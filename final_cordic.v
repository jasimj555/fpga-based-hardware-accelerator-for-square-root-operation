==> flow/design.v <==
`timescale 1ns/1ps
module cordic_stage_vectoring #(
    parameter DATA_WIDTH = 18,
    parameter ANGLE_WIDTH = 16,
    parameter STAGE_NUM = 0
)(
    input  wire clk,
    input  wire rst_n,
    input  wire signed [DATA_WIDTH-1:0] x_i,
    input  wire signed [DATA_WIDTH-1:0] y_i,
    input  wire signed [ANGLE_WIDTH-1:0] z_i,
    input  wire signed [ANGLE_WIDTH-1:0] arctan_val,
    output reg  signed [DATA_WIDTH-1:0] x_o,
    output reg  signed [DATA_WIDTH-1:0] y_o,
    output reg  signed [ANGLE_WIDTH-1:0] z_o
);
    reg signed [DATA_WIDTH-1:0] x_next, y_next;
    reg signed [ANGLE_WIDTH-1:0] z_next;
    wire d_direction;
    assign d_direction = (y_i[DATA_WIDTH-1] == 1);  
    always @(*) begin
        if (d_direction == 1) begin  
            x_next = x_i - (y_i >>> STAGE_NUM);
            y_next = y_i + (x_i >>> STAGE_NUM);
            z_next = z_i - arctan_val;
        end else begin  
            x_next = x_i + (y_i >>> STAGE_NUM);
            y_next = y_i - (x_i >>> STAGE_NUM);
            z_next = z_i + arctan_val;
        end
    end
    always @(posedge clk or negedge rst_n) begin
        if (!rst_n) begin
            x_o <= 0;
            y_o <= 0;
            z_o <= 0;
        end else begin
            x_o <= x_next;
            y_o <= y_next;
            z_o <= z_next;
        end
    end
endmodule
module cordic_sqrt_pipelined(
    input  wire clk,
    input  wire rst_n,
    input  wire start,
    input  wire signed [17:0] x_in,
    input  wire signed [17:0] y_in,
    output reg  signed [17:0] sqrt_out,
    output reg  done
);
    parameter DATA_WIDTH  = 18;
    parameter ANGLE_WIDTH = 16;
    parameter NUM_STAGES  = 12;
    wire signed [DATA_WIDTH-1:0] x_pipe [0:NUM_STAGES];
    wire signed [DATA_WIDTH-1:0] y_pipe [0:NUM_STAGES];
    wire signed [ANGLE_WIDTH-1:0] z_pipe [0:NUM_STAGES];
    function signed [ANGLE_WIDTH-1:0] get_arctan_val (input integer stage_num);
        case(stage_num)
            0:  get_arctan_val = 16'h2D00;
            1:  get_arctan_val = 16'h1A92;
            2:  get_arctan_val = 16'h0E09;
            3:  get_arctan_val = 16'h0722;
            4:  get_arctan_val = 16'h0395;
            5:  get_arctan_val = 16'h01CA;
            6:  get_arctan_val = 16'h00E5;
            7:  get_arctan_val = 16'h0073;
            8:  get_arctan_val = 16'h0039;
            9:  get_arctan_val = 16'h001D;
            10: get_arctan_val = 16'h000E;
            11: get_arctan_val = 16'h0007;
            default: get_arctan_val = 16'h0000;
        endcase
    endfunction
    assign x_pipe[0] = (x_in[DATA_WIDTH-1]) ? -x_in : x_in;
    assign y_pipe[0] = (y_in[DATA_WIDTH-1]) ? -y_in : y_in;
    assign z_pipe[0] = 0;
    genvar i;
    generate
        for (i = 0; i < NUM_STAGES; i = i + 1) begin : stage_gen
            cordic_stage_vectoring #(.STAGE_NUM(i)) stage (
                .clk(clk),
                .rst_n(rst_n),
                .x_i(x_pipe[i]),
                .y_i(y_pipe[i]),
                .z_i(z_pipe[i]),
                .x_o(x_pipe[i+1]),
                .y_o(y_pipe[i+1]),
                .z_o(z_pipe[i+1]),
                .arctan_val(get_arctan_val(i))
            );
        end
    endgenerate
    wire signed [DATA_WIDTH-1:0] raw_output = x_pipe[NUM_STAGES];
    wire signed [DATA_WIDTH-1:0] scaled_result_temp;
    wire signed [DATA_WIDTH-1:0] intermediate_result;
    wire signed [DATA_WIDTH-1:0] final_scaled_result;
    assign scaled_result_temp = (raw_output >>> 1) + (raw_output >>> 3) - (raw_output >>> 6) - (raw_output >>> 9);
    assign intermediate_result = scaled_result_temp - (scaled_result_temp >>> 12);
    assign final_scaled_result = intermediate_result - (intermediate_result >>> 9);  
    reg [NUM_STAGES:0] start_delay_pipe;
    always @(posedge clk or negedge rst_n) begin
        if (!rst_n) begin
            sqrt_out <= 0;
            done <= 0;
            start_delay_pipe <= 0;
        end else begin
            sqrt_out <= final_scaled_result;
            start_delay_pipe <= {start_delay_pipe[NUM_STAGES-1:0], start};
            done <= start_delay_pipe[NUM_STAGES];
        end
    end
endmodule
module cordic_sqrt_top_no_reset(
    input wire clk
);
    reg [4:0] reset_counter = 5'b11111;
    wire rst_n;
    always @(posedge clk) begin
        if (|reset_counter) begin
            reset_counter <= reset_counter - 1;
        end
    end
    assign rst_n = (reset_counter == 0);  
    wire start;
    wire signed [17:0] x_in;
    wire signed [17:0] y_in;
    wire signed [17:0] sqrt_out;
    wire done;
    cordic_sqrt_pipelined dut (
        .clk(clk),
        .rst_n(rst_n),
        .start(start),
        .x_in(x_in),
        .y_in(y_in),
        .sqrt_out(sqrt_out),
        .done(done)
    );
    vio_0 vio_inst (
        .clk(clk),
        .probe_in0(sqrt_out),
        .probe_in1(done),
        .probe_out0(start),
        .probe_out1(x_in),
        .probe_out2(y_in)
    );
    ila_0 ila_inst (
        .clk(clk),
        .probe0(start),
        .probe1(rst_n),
        .probe2(x_in),
        .probe3(y_in),
        .probe4(sqrt_out),
        .probe5(done)
    );
endmodule
======== From RTL to reports: cordic_sqrt_pipelined ========
What the tools print for cordic_sqrt_pipelined, step after step.
Line numbers count from 1 in the design file above.
Cell names lack the library's common part.
Not given: -
inputs
  design top .............................. cordic_sqrt_pipelined
  clock port .............................. clk
  cell library ............................ sky130hd
  corner .................................. tt_025C_1v80

======== Word level ========
Yosys after proc, flatten, opt, wreduce and memory -nomap, before mapping. Enables and synchronous resets that opt folds into registers are not counted as muxes. Print and check cells are not counted. Equal cells are merged and count once.
storage and ports
  output and inout bits ................... 19
  register bits ........................... 446
  bits of input ports ..................... 39
cells by class
  muxes and demuxes ....................... 25
  add/sub/neg operators ................... 52
operator list
  cell                                            count
  18-bit two-way mux                              25
  18-bit by 9-bit subtractor with 18-bit output   4
  18-bit by 12-bit subtractor with 18-bit output  3
  18-bit by 10-bit adder with 18-bit output       2
  18-bit by 10-bit subtractor with 18-bit output  2
  18-bit by 11-bit adder with 18-bit output       2
  18-bit by 11-bit subtractor with 18-bit output  2
  18-bit by 12-bit adder with 18-bit output       2
  18-bit by 13-bit adder with 18-bit output       2
  18-bit by 13-bit subtractor with 18-bit output  2
  18-bit by 14-bit adder with 18-bit output       2
  18-bit by 14-bit subtractor with 18-bit output  2
  18-bit by 15-bit adder with 18-bit output       2
  18-bit by 15-bit subtractor with 18-bit output  2
  18-bit by 16-bit adder with 18-bit output       2
  18-bit by 16-bit subtractor with 18-bit output  2
  18-bit by 17-bit adder with 18-bit output       2
  18-bit by 17-bit subtractor with 18-bit output  2
  18-bit subtractor                               2
  18-bit by 8-bit adder with 18-bit output        2
  18-bit by 8-bit subtractor with 18-bit output   2
  18-bit by 9-bit adder with 18-bit output        2
  18-bit negator                                  2
  17-bit by 15-bit adder with 18-bit output       1
  18-bit adder                                    1
  18-bit by 6-bit subtractor with 18-bit output   1
  18-bit by 7-bit adder with 18-bit output        1
  18-bit by 7-bit subtractor with 18-bit output   1

======== Depth ========
Yosys ltp: most cells in a row. Word level: on the elaborated netlist, between registers, memories and ports. Mapped: between sequential cells and ports; inverters and the memories' decode and read muxes count.
depth
  depth in word-level cells ............... 5
  ABC_AREA ................................ 0
  depth in mapped cells ................... 35

======== After synthesis ========
The flow's flattened synthesis, as Yosys stat reports it; memories are mapped. The netlist is that of the ABC_AREA named above (0 if unset); the other value can give another one.
cells by type
  cell type  count
  dfrtp_1    433
  ha_1       483
  xnor2_1    398
  a21oi_1    395
  xor2_1     177
  inv_1      385
  nor2_1     381
  o21ai_0    222
  fa_1       50
  nand2_1    218
  nor3_1     153
  o21bai_1   100
  a21o_1     77
  nor2b_1    74
  mux2i_1    33
  nor4_1     52
  nand2b_1   43
  a21boi_0   31
Not listed: further types 74, cells in them 462.
mapped netlist
  mapped flip-flops ....................... 433
  synthesis area .......................... 36814.1 um2
  cells in the netlist .................... 4167
  sequential area ......................... 10835.4 um2
  buffers ................................. 71
The figures by module come from a second, unflattened synthesis with its own total; it is not the netlist above.
unflattened totals
  cell total of the unflattened synthesis .. 6861
  area (unflattened synthesis) ............ 60010.1 um2
Each row is one instance without its submodules.
by module
  module                                 area (um2)  instances  cells  sequential area (um2)
  cordic_sqrt_pipelined                  5102.4      1          599    800.8
  cordic_stage_vectoring (STAGE_NUM=0)   4967.3      1          595    1276.2
  cordic_stage_vectoring (STAGE_NUM=6)   4854.7      1          568    1301.2
  cordic_stage_vectoring (STAGE_NUM=5)   4648.2      1          520    1301.2
  cordic_stage_vectoring (STAGE_NUM=4)   4630.7      1          532    1301.2
  cordic_stage_vectoring (STAGE_NUM=2)   4590.7      1          518    1301.2
  cordic_stage_vectoring (STAGE_NUM=1)   4568.1      1          516    1301.2
  cordic_stage_vectoring (STAGE_NUM=9)   4540.6      1          519    1301.2
  cordic_stage_vectoring (STAGE_NUM=3)   4516.8      1          508    1301.2
  cordic_stage_vectoring (STAGE_NUM=7)   4466.8      1          508    1301.2
  cordic_stage_vectoring (STAGE_NUM=10)  4415.5      1          498    1301.2
  cordic_stage_vectoring (STAGE_NUM=8)   4386.7      1          499    1301.2
  cordic_stage_vectoring (STAGE_NUM=11)  4321.6      1          481    1301.2

======== Worst setup path after synthesis ========
OpenSTA on the mapped netlist: ideal clock, no wires. The path of least setup slack (recovery checks aside). Input and output delay are each 20% of the period. Register names are those of the netlist, which keeps one name where synthesis merged equal registers.
timing after synthesis
  path kind ............................... reg2reg
  start ................................... reg stage_gen[11].stage.x_o[11]
  end ..................................... reg sqrt_out[14]
  path slack .............................. 0.914 ns
  driving pins on the path ................ 32
  setup time .............................. 0.080 ns
  arrival ................................. 6.926 ns
  period .................................. 7.92 ns
  path delay .............................. 7.006 ns
  path buffers ............................ 1
  synthesis period reached ................ 7.006 ns
"path delay" = arrival - input delay + setup time.
"driving pins on the path": output pins that drive a net of the path, with the launching flip-flop's if there is one; two outputs of one cell count as two.
"synthesis period reached" = period - worst setup slack (recovery checks aside). The figure is calculated, with input and output delays left at 20% of the set period.
Between the ends stands the longest chain of elaborated cells between them, by number of cells; it is not shown to be the way that was timed. Of several equally long chains one is given.
A line is the first line of the expression or statement that the cell stems from. Yosys adds cells for indexed reads and writes and turns some case tables into memories.
between the ends, after synthesis
  cells stage by stage .................... dfrtp_1 inv_1 fa_1 fa_1 inv_1 ha_1 buf_2 a221oi_1 o21ai_1 a31o_1 or2_1 a211o_1 ha_1 a21o_1 a21o_1 a21o_1 a21oi_1 o211ai_1 nand3_1 nand3_2 maj3_1 a21o_1 ha_1 a21o_1 a21oi_1 nor2b_1 o21ai_0 nand2b_1 a31o_2 a21o_1 a21oi_1 xnor2_1
  cells in the longest elaborated chain ... 5
  elaborated cells on any way between the ends .. 5
  source lines of those cells ............. 3
RTL lines, path after synthesis
  what                                            RTL line  RTL
  start: declaration                              13        output reg  signed [DATA_WIDTH-1:0] x_o,
  start: assignment                               34        x_o <= 0;
  start: assignment                               38        x_o <= x_next;
  17-bit by 15-bit adder with 18-bit output       99        assign scaled_result_temp = (raw_output >>> 1) + (raw_output >>> 3) - (raw_output >>> 6) - (raw_output >>> 9);
  18-bit by 12-bit subtractor with 18-bit output  99
  18-bit by 9-bit subtractor with 18-bit output   99
  18-bit by 6-bit subtractor with 18-bit output   100       assign intermediate_result = scaled_result_temp - (scaled_result_temp >>> 12);
  18-bit by 9-bit subtractor with 18-bit output   101       assign final_scaled_result = intermediate_result - (intermediate_result >>> 9);
  end: assignment                                 105       sqrt_out <= 0;
  end: assignment                                 109       sqrt_out <= final_scaled_result;
  end: declaration                                50        output reg  signed [17:0] sqrt_out,

======== Path in the finished layout ========
Path of least setup slack in the final report of record 1 (OpenROAD, finished layout, wires in). Where an end is a register, its clock arrival counts in the times.
timing post-layout
  path kind ............................... reg2reg
  start ................................... reg stage_gen[11].stage.x_o[11]
  end ..................................... reg sqrt_out[4]
  setup time .............................. 0.11 ns
  path buffers ............................ 8
  period .................................. 7.31 ns
  driving pins on the path ................ 37
  arrival ................................. 7.24 ns
  path slack .............................. 0.55 ns
Between the ends stands the longest chain of elaborated cells between them, by number of cells; it is not shown to be the way that was timed. Of several equally long chains one is given.
between the ends, post-layout
  cells stage by stage .................... dfrtp_2 inv_2 fa_2 fa_1 inv_1 ha_4 and3_1 a2111oi_2 o21ai_0 o31ai_2 and2_1 inv_2 ha_4 nand2b_4 nor3_4 o211ai_1 nand2_1 nor3_4 a211oi_4 nand2b_4 buf_6 a31oi_4 xnor2_2 ha_2 inv_2 fa_2 a21o_1 a21o_1 buf_4 buf_6 buf_6 buf_6 buf_6 buf_6 buf_6 xor2_2 xnor2_1
  cells in the longest elaborated chain ... 5
  elaborated cells on any way between the ends .. 5
  source lines of those cells ............. 3
RTL lines, path post-layout
  what                                            RTL line  RTL
  start: declaration                              13        output reg  signed [DATA_WIDTH-1:0] x_o,
  start: assignment                               34        x_o <= 0;
  start: assignment                               38        x_o <= x_next;
  17-bit by 15-bit adder with 18-bit output       99        assign scaled_result_temp = (raw_output >>> 1) + (raw_output >>> 3) - (raw_output >>> 6) - (raw_output >>> 9);
  18-bit by 12-bit subtractor with 18-bit output  99
  18-bit by 9-bit subtractor with 18-bit output   99
  18-bit by 6-bit subtractor with 18-bit output   100       assign intermediate_result = scaled_result_temp - (scaled_result_temp >>> 12);
  18-bit by 9-bit subtractor with 18-bit output   101       assign final_scaled_result = intermediate_result - (intermediate_result >>> 9);
  end: assignment                                 105       sqrt_out <= 0;
  end: assignment                                 109       sqrt_out <= final_scaled_result;
  end: declaration                                50        output reg  signed [17:0] sqrt_out,

## Implementation results

Below are 2 stored runs of the flow (Yosys, OpenROAD; platform sky130hd) on cordic_sqrt_pipelined, each with its settings and what was measured, unordered. Constraints: input delay and output delay 20% of the set period each, output load 0.01 pF.

Flow files of record 1
==> flow/run.sh <==
#!/bin/bash
# the make line also repeats the synthesis and layout settings of config.mk as NAME=value (left out here)
make -C /OpenROAD-flow-scripts/flow DESIGN_CONFIG=/design/flow/config.mk WORK_HOME=/design/flow/orfs CLKGATE_MAP_FILE= finish
==> flow/config.mk <==
export PLATFORM = sky130hd
export DESIGN_NAME = cordic_sqrt_pipelined
export DESIGN_NICKNAME = cordic_sqrt_pipelined
export VERILOG_FILES = /design/flow/design.v
export SDC_FILE = /design/flow/constraint.sdc
export NUM_CORES = 4
export LEC_CHECK = 0
export CAP_MARGIN = 20
export CORE_MARGIN = 2
export CORE_UTILIZATION = 40
export SETUP_SLACK_MARGIN = 1.66
export SLEW_MARGIN = 20
==> flow/constraint.sdc <==
create_clock -name core_clock -period 7.31 [get_ports {clk}]
set_input_delay 1.4620 -clock core_clock [delete_from_list [all_inputs] [get_ports {clk}]]
set_output_delay 1.4620 -clock core_clock [all_outputs]
set_load 0.01 [all_outputs]

report of record 1
yosys chip area after synthesis (um^2): 36814.1
finish__design__die__area: 94476.3
finish__design__instance__area__stdcell: 41765.1
finish__design__instance__utilization: 0.4570
finish__timing__setup__ws: 0.549
finish__timing__setup__tns: 0.000
finish__timing__hold__ws: 0.341

Flow files of record 2
==> flow/run.sh <==
#!/bin/bash
# the make line also repeats the synthesis and layout settings of config.mk as NAME=value (left out here)
make -C /OpenROAD-flow-scripts/flow DESIGN_CONFIG=/design/flow/config.mk WORK_HOME=/design/flow/orfs CLKGATE_MAP_FILE= finish
==> flow/config.mk <==
export PLATFORM = sky130hd
export DESIGN_NAME = cordic_sqrt_pipelined
export DESIGN_NICKNAME = cordic_sqrt_pipelined
export VERILOG_FILES = /design/flow/design.v
export SDC_FILE = /design/flow/constraint.sdc
export NUM_CORES = 4
export LEC_CHECK = 0
export CAP_MARGIN = 30
export CELL_PAD_IN_SITES_DETAIL_PLACEMENT = 0
export CORE_ASPECT_RATIO = 1.17
export CORE_MARGIN = 2
export CORE_UTILIZATION = 41
export CTS_CLUSTER_DIAMETER = 256
export GPL_TIMING_DRIVEN = 0
export MAX_ROUTING_LAYER = met5
export MIN_ROUTING_LAYER = met1
export SETUP_SLACK_MARGIN = 0.49
export SLEW_MARGIN = 20
export TNS_END_PERCENT = 20
==> flow/constraint.sdc <==
create_clock -name core_clock -period 5.94 [get_ports {clk}]
set_input_delay 1.1880 -clock core_clock [delete_from_list [all_inputs] [get_ports {clk}]]
set_output_delay 1.1880 -clock core_clock [all_outputs]
set_load 0.01 [all_outputs]

report of record 2
yosys chip area after synthesis (um^2): 36814.1
finish__design__die__area: 92209.9
finish__design__instance__area__stdcell: 41776.3
finish__design__instance__utilization: 0.4708
finish__timing__setup__ws: -0.790
finish__timing__setup__tns: -8.071
finish__timing__hold__ws: 0.339
